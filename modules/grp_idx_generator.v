==> flow/design.v <==
module grp_idx_generator (
    input clk,
    input rstn,
    input [15:0] Tmax,    
    input [15:0] in,    
    input [15:0] Chidx_in,
    input valid_in,
    output reg valid_out,
    output reg [15:0] Chidx_out,
    output reg [7:0] grp_idx  
);
    wire comp_mantissa;
    assign comp_mantissa = (Tmax[9:0]<in[9:0]) ? 1'b1 : 1'b0;
    always @(posedge clk or negedge rstn) begin
        if (!rstn) begin
            grp_idx <= 8'b0;
        end else begin
            grp_idx <= Tmax[15:10]-in[15:10]-comp_mantissa;
            valid_out <= valid_in;
            Chidx_out <= Chidx_in;
        end
    end
endmodule
# Tool chain data of grp_idx_generator
# What the tools print for grp_idx_generator, step after step.
# Line numbers count from 1 in the design file above.
setup:
  top_module: "grp_idx_generator"
  clk_port: "clk"
  cell_library: "sky130hd"
  pvt_corner: "tt_025C_1v80"

# Elaborated design
# Counts by Yosys on the flattened word-level netlist (proc, flatten, opt, wreduce; memories kept). Register bits leave out memories and registers merged into their read ports (data or address); mux counts leave out enables and synchronous resets folded into registers. Print and check cells are left out. Cells with the same type and inputs are merged into one.
op_classes:
  n_addsub: 2
  n_cmp: 1
  muxes: 1
op_table:
  columns: ["operator", "n"]
  rows:
  - ["< comparator 10 bit", 1]
  - ["subtractor 8 x 1 -> 8 bit", 1]
  - ["subtractor 6 x 6 -> 7 bit", 1]
  - ["two-way mux 1 bit", 1]
bits:
  register_bits: 25
  input_bits: 51
  wordCells: 7

# Longest topological paths
# Depth = most cells in a row (Yosys ltp): at word level without a register or memory, in the mapped netlist without a sequential cell, where the memories' decode and read muxes count.
depth:
  ltp_word: 3
  ABC_AREA: 0
  ltp_mapped: 12
  ltp_nobuf: 12

# Mapped cells and area
# The flow's flattened synthesis, as Yosys stat reports it; memories are mapped. The netlist is that of the ABC_AREA named above (0 if unset); the other value can give another one.
# Totals and module areas in this step are rounded.
by_type:
  columns: ["cell_type", "n"]
  rows:
  - ["sky130_fd_sc_hd__edfxtp_1", 17]
  - ["sky130_fd_sc_hd__ha_1", 17]
  - ["sky130_fd_sc_hd__dfrtp_1", 8]
  - ["sky130_fd_sc_hd__inv_1", 19]
  - ["sky130_fd_sc_hd__xnor2_1", 4]
  - ["sky130_fd_sc_hd__xor2_1", 3]
  - ["sky130_fd_sc_hd__a21oi_1", 4]
  - ["sky130_fd_sc_hd__fa_1", 1]
  - ["sky130_fd_sc_hd__a21o_1", 2]
  - ["sky130_fd_sc_hd__a311oi_2", 1]
  - ["sky130_fd_sc_hd__nor3_1", 3]
  - ["sky130_fd_sc_hd__o2111ai_2", 1]
  - ["sky130_fd_sc_hd__o21ai_0", 3]
  - ["sky130_fd_sc_hd__and3b_4", 1]
  - ["sky130_fd_sc_hd__nand2b_1", 2]
  - ["sky130_fd_sc_hd__nor2b_1", 2]
  - ["sky130_fd_sc_hd__nor4_2", 1]
  - ["sky130_fd_sc_hd__o211ai_2", 1]
# Not listed: further types 12, cells in them 16.
mapped:
  stdcells: 106
  yosys_area_um2: 1330
  seq_area_um2: 711
  flip_flops: 25
  buf_cells: 0

# Timing after synthesis
# OpenSTA on the mapped netlist: ideal clock, no wires. The path of least setup slack (recovery checks aside). Input and output delay are each 20% of the period. Register names are those of the netlist, which keeps one name where synthesis merged equal registers.
synth_path:
  path_type: "input to register"
  start: "in in[7]"
  end: "reg grp_idx[5]"
  clock_period_ns: 2.78
  arrival_time_ns: 2.226
  required_ns: 2.701
  setup_slack_ns: 0.474
  path_delay_ns: 1.749
  stages: 12
  synth_period_reached_ns: 2.306
# "path_delay_ns" = arrival - input delay + setup time.
# "stages": output pins that drive a net of the path, with the launching flip-flop's if there is one; two outputs of one cell count as two.
# "synth_period_reached_ns" is the clock period less the worst setup slack; recovery checks do not enter. This is arithmetic on one report: input and output delays are still those of the set period (20% each).
# The rows between start and end are the longest chain of elaborated cells between them; the timing report does not say that the signal goes this way. Where chains are equally long, one stands for them.
# A line is the first line of the expression or statement that the cell stems from. Yosys adds cells for indexed reads and writes and turns some case tables into memories.
synth_via:
  cell_sequence: "sky130_fd_sc_hd__inv_1 > sky130_fd_sc_hd__ha_1 > sky130_fd_sc_hd__o21a_1 > sky130_fd_sc_hd__o21ai_0 > sky130_fd_sc_hd__nor2_1 > sky130_fd_sc_hd__nor2_1 > sky130_fd_sc_hd__o31a_1 > sky130_fd_sc_hd__ha_1 > sky130_fd_sc_hd__nor2b_1 > sky130_fd_sc_hd__nand2_1 > sky130_fd_sc_hd__nor3_1 > sky130_fd_sc_hd__xor2_1"
  elab_chain_len: 3
  cells_between: 3
  cone_lines: 2
  cone_classes: "add/sub: 1; compare: 1; mux: 1"
synth_lines:
  columns: ["element", "line_no", "rtl"]
  rows:
  - ["start: declaration", 5, "input [15:0] in,"]
  - ["< comparator 10 bit", 13, "assign comp_mantissa = (Tmax[9:0]<in[9:0]) ? 1'b1 : 1'b0;"]
  - ["two-way mux 1 bit", 13, null]
  - ["subtractor 8 x 1 -> 8 bit", 18, "grp_idx <= Tmax[15:10]-in[15:10]-comp_mantissa;"]
  - ["end: assignment", 16, "grp_idx <= 8'b0;"]
  - ["end: assignment", 18, null]
  - ["end: declaration", 10, "output reg [7:0] grp_idx"]

# Path in the finished layout
# From the final timing report of record 1: the path of least setup slack in the routed layout; clock arrival at registers is part of the times.
layout_path:
  path_type: "input to register"
  start: "in in[7]"
  end: "reg grp_idx[6]"
  clock_period_ns: 2.49
  arrival_time_ns: 2.69
  required_ns: 2.68
  setup_slack_ns: -0.02
  stages: 13
# The rows between start and end are the longest chain of elaborated cells between them; the timing report does not say that the signal goes this way. Where chains are equally long, one stands for them.
layout_via:
  cell_sequence: "sky130_fd_sc_hd__clkdlybuf4s50_1 > sky130_fd_sc_hd__inv_1 > sky130_fd_sc_hd__ha_1 > sky130_fd_sc_hd__o21a_1 > sky130_fd_sc_hd__o21ai_0 > sky130_fd_sc_hd__nor2_1 > sky130_fd_sc_hd__nor2_1 > sky130_fd_sc_hd__o31a_1 > sky130_fd_sc_hd__ha_1 > sky130_fd_sc_hd__nor2b_1 > sky130_fd_sc_hd__nand2_1 > sky130_fd_sc_hd__nor4_2 > sky130_fd_sc_hd__xnor2_1"
  elab_chain_len: 3
  cells_between: 3
  cone_lines: 2
  cone_classes: "add/sub: 1; compare: 1; mux: 1"
layout_lines:
  columns: ["element", "line_no", "rtl"]
  rows:
  - ["start: declaration", 5, "input [15:0] in,"]
  - ["< comparator 10 bit", 13, "assign comp_mantissa = (Tmax[9:0]<in[9:0]) ? 1'b1 : 1'b0;"]
  - ["two-way mux 1 bit", 13, null]
  - ["subtractor 8 x 1 -> 8 bit", 18, "grp_idx <= Tmax[15:10]-in[15:10]-comp_mantissa;"]
  - ["end: assignment", 16, "grp_idx <= 8'b0;"]
  - ["end: assignment", 18, null]
  - ["end: declaration", 10, "output reg [7:0] grp_idx"]

Data sheet: physical implementation of grp_idx_generator

Measured results for grp_idx_generator: 2 stored runs of the Yosys and OpenROAD flow on sky130hd. The settings differ; the order carries no meaning. The constraints put input and output delay at 20% of the set period each and load the outputs with 0.01 pF.
By "achieved_clock_period_ns" is meant the clock period of the run minus its worst setup slack. This is arithmetic on one report: input and output delays are still those of the set period (20% each).
"power_w": no workload was simulated; the value follows from the tool's default switching activity.
The results are shown rounded.

--- record 1 ---
==> flow/run.sh <==
#!/bin/bash
# the make line also repeats the synthesis and layout settings of config.mk as NAME=value (left out here)
make -C /OpenROAD-flow-scripts/flow DESIGN_CONFIG=/design/flow/config.mk WORK_HOME=/design/flow/orfs CLKGATE_MAP_FILE= finish
==> flow/config.mk <==
export PLATFORM = sky130hd
export DESIGN_NAME = grp_idx_generator
export DESIGN_NICKNAME = grp_idx_generator
export VERILOG_FILES = /design/flow/design.v
export SDC_FILE = /design/flow/constraint.sdc
export NUM_CORES = 4
export LEC_CHECK = 0
export ABC_AREA = 0
export CAP_MARGIN = 20
export CORE_ASPECT_RATIO = 0.82
export CORE_MARGIN = 9
export CORE_UTILIZATION = 21
export CTS_CLUSTER_DIAMETER = 143
export GPL_ROUTABILITY_DRIVEN = 1
export PLACE_DENSITY_LB_ADDON = 0.01
export SETUP_SLACK_MARGIN = -0.24
export SLEW_MARGIN = 20
==> flow/constraint.sdc <==
create_clock -name core_clock -period 2.49 [get_ports {clk}]
set_input_delay 0.4980 -clock core_clock [delete_from_list [all_inputs] [get_ports {clk}]]
set_output_delay 0.4980 -clock core_clock [all_outputs]
set_load 0.01 [all_outputs]

==> results, as YAML <==
results:
  yosys.chip_area_um2: 1330
  timing.setup.ws_ns: -0.015
  die_footprint_um2: 9540
  final_cell_area_um2: 2310
  finish.utilization_pct: 38.9
  achieved_clock_period_ns: 2.505
  power_w: 0.00113

--- record 2 ---
==> flow/run.sh <==
#!/bin/bash
# the make line also repeats the synthesis and layout settings of config.mk as NAME=value (left out here)
make -C /OpenROAD-flow-scripts/flow DESIGN_CONFIG=/design/flow/config.mk WORK_HOME=/design/flow/orfs CLKGATE_MAP_FILE= finish
==> flow/config.mk <==
export PLATFORM = sky130hd
export DESIGN_NAME = grp_idx_generator
export DESIGN_NICKNAME = grp_idx_generator
export VERILOG_FILES = /design/flow/design.v
export SDC_FILE = /design/flow/constraint.sdc
export NUM_CORES = 4
export LEC_CHECK = 0
export CAP_MARGIN = 30
export CELL_PAD_IN_SITES_GLOBAL_PLACEMENT = 3
export CORE_MARGIN = 2
export CORE_UTILIZATION = 46
export GPL_ROUTABILITY_DRIVEN = 0
export GPL_TIMING_DRIVEN = 1
export HOLD_SLACK_MARGIN = 0.04
export MAX_ROUTING_LAYER = met4
export PLACE_DENSITY_LB_ADDON = 0.3
export SLEW_MARGIN = 20
==> flow/constraint.sdc <==
create_clock -name core_clock -period 2.15 [get_ports {clk}]
set_input_delay 0.4300 -clock core_clock [delete_from_list [all_inputs] [get_ports {clk}]]
set_output_delay 0.4300 -clock core_clock [all_outputs]
set_load 0.01 [all_outputs]

==> results, as YAML <==
outcome: "stopped before the end: placement reported FLW-0024"
